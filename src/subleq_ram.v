==> flow/design.v <==
module subleq_ram(
	input clk,
	input [7:0] ram_radr,
	output [7:0] ram_rdata,
	input [7:0] ram_wadr,
	input [7:0] ram_wdata,
	input ram_wen
	);
reg[7:0] ram[0:255];
reg[7:0] radr;
always @ (posedge clk) begin
	if (ram_wen)
		ram[ram_wadr] <= ram_wdata;
	radr <= ram_radr;
end
assign ram_rdata = ram[radr];
endmodule
From RTL to reports: subleq_ram

Tool output for the design above, in the order of the flow.
Lines are those of the file above, counted from 1.
Cell names lack the library's common part.
Not given: -

Top module: subleq_ram
Clock port: clk
Standard-cell library: sky130hd
Timing corner: tt_025C_1v80

Word-level counts

Yosys after proc, flatten, opt, wreduce and memory -nomap, before mapping. Enables and synchronous resets that opt folds into registers are not counted as muxes. Memory bits, and registers merged into a memory's read port (data or address), are not among the register bits. Print and check cells are not counted. Equal cells are merged and count once.
Memory sizes are those after Yosys's memory passes, which may raise the word count (mostly to a power of two), join words into wider ones and drop unused or constant bits.

$add $sub $neg: 0
Multiply operators: 0
Div/mod/pow operators: 0
Order comparisons: 0
Eq/ne operators: 0
Shift operators: 0
Muxes and demuxes: 3
Bitwise operators: 0
Reduce/logical cells: 0

Operators by type and width:

| operator         | number |
| 8-bit 2-to-1 mux | 2 |
| 1-bit 2-to-1 mux | 1 |

Bits in registers: 0
Bits in latches: 0
RAM bits: 2048
Bits in read-only memories: 0
Clocked read ports x word width: 8
Memories kept: 1
Output and inout bits: 8
Word-level cells: 4

Memory list:

| memory | words | bits a word | read ports | wr ports | line | RTL |
| ram    | 256   | 8           | 1          | 1        | 9    | `reg[7:0] ram[0:255];` |

Logic depth

Longest topological path by Yosys (ltp), each cell counted once; first at word level (registers and memories cut), then after technology mapping (sequential cells cut; the memories' decode and read muxes count).

Depth after elaboration: 1
ABC_AREA: 0
Gate-level depth with buffers: 11
Depth with buffers taken out: 6

Mapped cells and area

Yosys stat after the flow's synthesis: flattened, memories mapped to cells. It holds for the ABC_AREA given above (unset counts as 0); a run with the other value may have another netlist.

Mapped cells: 3733
Synthesis area: 79556.3 um2
Flip-flop cells: 2056

Cells by type:

| cell     | number | total area (um2) |
| edfxtp_1 | 2048   | 6.15E+04 |
| mux4_2   | 454    | 1.02E+04 |
| mux2i_1  | 134    | 1.34E+03 |
| nor2_1   | 282    | 1.06E+03 |
| a22oi_1  | 133    | 998.458 |
| a21oi_1  | 96     | 480.461 |
| clkbuf_1 | 111    | 416.65 |
| o221ai_1 | 46     | 402.886 |
| buf_6    | 21     | 236.477 |
| buf_4    | 27     | 202.694 |
| buf_8    | 13     | 195.187 |
| nor2b_1  | 31     | 193.936 |
| o22ai_1  | 28     | 175.168 |
| nand3_1  | 34     | 170.163 |
| buf_12   | 8      | 160.154 |
| dfxtp_1  | 8      | 160.154 |
| buf_2    | 31     | 155.149 |
| nor4_1   | 24     | 150.144 |

Not listed: further types 37, cells in them 204.

Path before layout

OpenSTA on the mapped netlist: ideal clock, no wires. The path of least setup slack (recovery checks aside). Input and output delay are each 20% of the period. Register names are those of the netlist, which keeps one name where synthesis merged equal registers.

Path type: register to output
Start: register (name not given)
End: output port ram_rdata[2]
Clock period: 3870 ps
Data arrival time: 2182 ps
Required time: 3096 ps
Setup slack: 914 ps
Path delay: 2182 ps
Driving pins on the path: 10
Buffers on the path: 4
Synthesis period reached: 2956 ps

"path delay" = arrival - input delay + setup time.
A path that ends at an output port has no setup time.
"driving pins on the path": output pins that drive a net of the path, with the launching flip-flop's if there is one; two outputs of one cell count as two.
"synthesis period reached" = period - worst setup slack (recovery checks aside). The figure is calculated, with input and output delays left at 20% of the set period.

Cell sequence: dfxtp_1 > buf_6 > buf_12 > buf_8 > buf_2 > mux4_2 > a22oi_1 > a21oi_1 > nor4_1 > nor4_2

Ends and longest elaborated chain, after synthesis:

| what             | line | RTL |
| end: declaration | 4    | `output [7:0] ram_rdata,` |

No chain of elaborated cells between the ends is given.

Timing after layout

Path of least setup slack in the final report of run 1 (OpenROAD, finished layout, wires in). Where an end is a register, its clock arrival counts in the times.
The path's times are printed in steps of 10 ps; the period is the one set.

Path type: register to output
Start: register (name not given)
End: output port ram_rdata[2]
Clock period: 1730 ps
Data arrival time: 5770 ps
Required time: 1380 ps
Setup slack: -4380 ps
Driving pins on the path: 12
Buffers on the path: 5

Cell sequence: dfxtp_4 > buf_4 > buf_8 > buf_8 > mux2i_1 > o221ai_1 > a21oi_1 > nor3_1 > nor4_2 > buf_4 > nor4_4 > buf_2

Ends and longest elaborated chain, after layout:

| what             | line | RTL |
| end: declaration | 4    | `output [7:0] ram_rdata,` |

No chain of elaborated cells between the ends is given.

Lab notebook: subleq_ram

Design subleq_ram on sky130hd. What follows are 2 stored runs of the flow, each under its own settings; their order means nothing. The constraints put input and output delay at 20% of the set period each and load the outputs with 0.01 pF.
"worst setup path time" is the time allowed to the run's worst setup path (the clock period less input and output delay, where it has them) less its slack. Clock arrival times count: a late capture clock shortens it, a late launch clock lengthens it.
"worst setup path time" is known to 10 ps.
Settings: - = not set for that run.

| item                               | run 1              | run 2              |
| period_ns                          | 1.73               | 3.1                |
| CORE_UTILIZATION                   | 66                 | 62                 |
| SETUP_SLACK_MARGIN                 | -0.16              | -                  |
| PLACE_DENSITY_LB_ADDON             | 0.16               | -                  |
| CELL_PAD_IN_SITES_DETAIL_PLACEMENT | 1                  | -                  |
| CTS_CLUSTER_SIZE                   | 91                 | -                  |
| CTS_CLUSTER_DIAMETER               | 191                | -                  |
| MAX_ROUTING_LAYER                  | met4               | -                  |
| CAP_MARGIN                         | 20                 | 20                 |
| CORE_MARGIN                        | 2                  | 2                  |
| SLEW_MARGIN                        | 20                 | 20                 |
| post-layout utilization (%)        | 76.7               | 75.1               |
| worst hold slack after layout (ps) | -35                | 238                |
| full die area (um2)                | 123334.0           | 131200.0           |
| synthesis area (um2)               | 79556.3            | 79556.3            |
| post-route setup TNS (ps)          | -279859            | -10103             |
| setup slack of the worst path (ps) | -4384              | -1324              |
| worst setup path time (ps)         | 5770               | 3800               |
| kind of the worst setup path       | register to output | register to output |
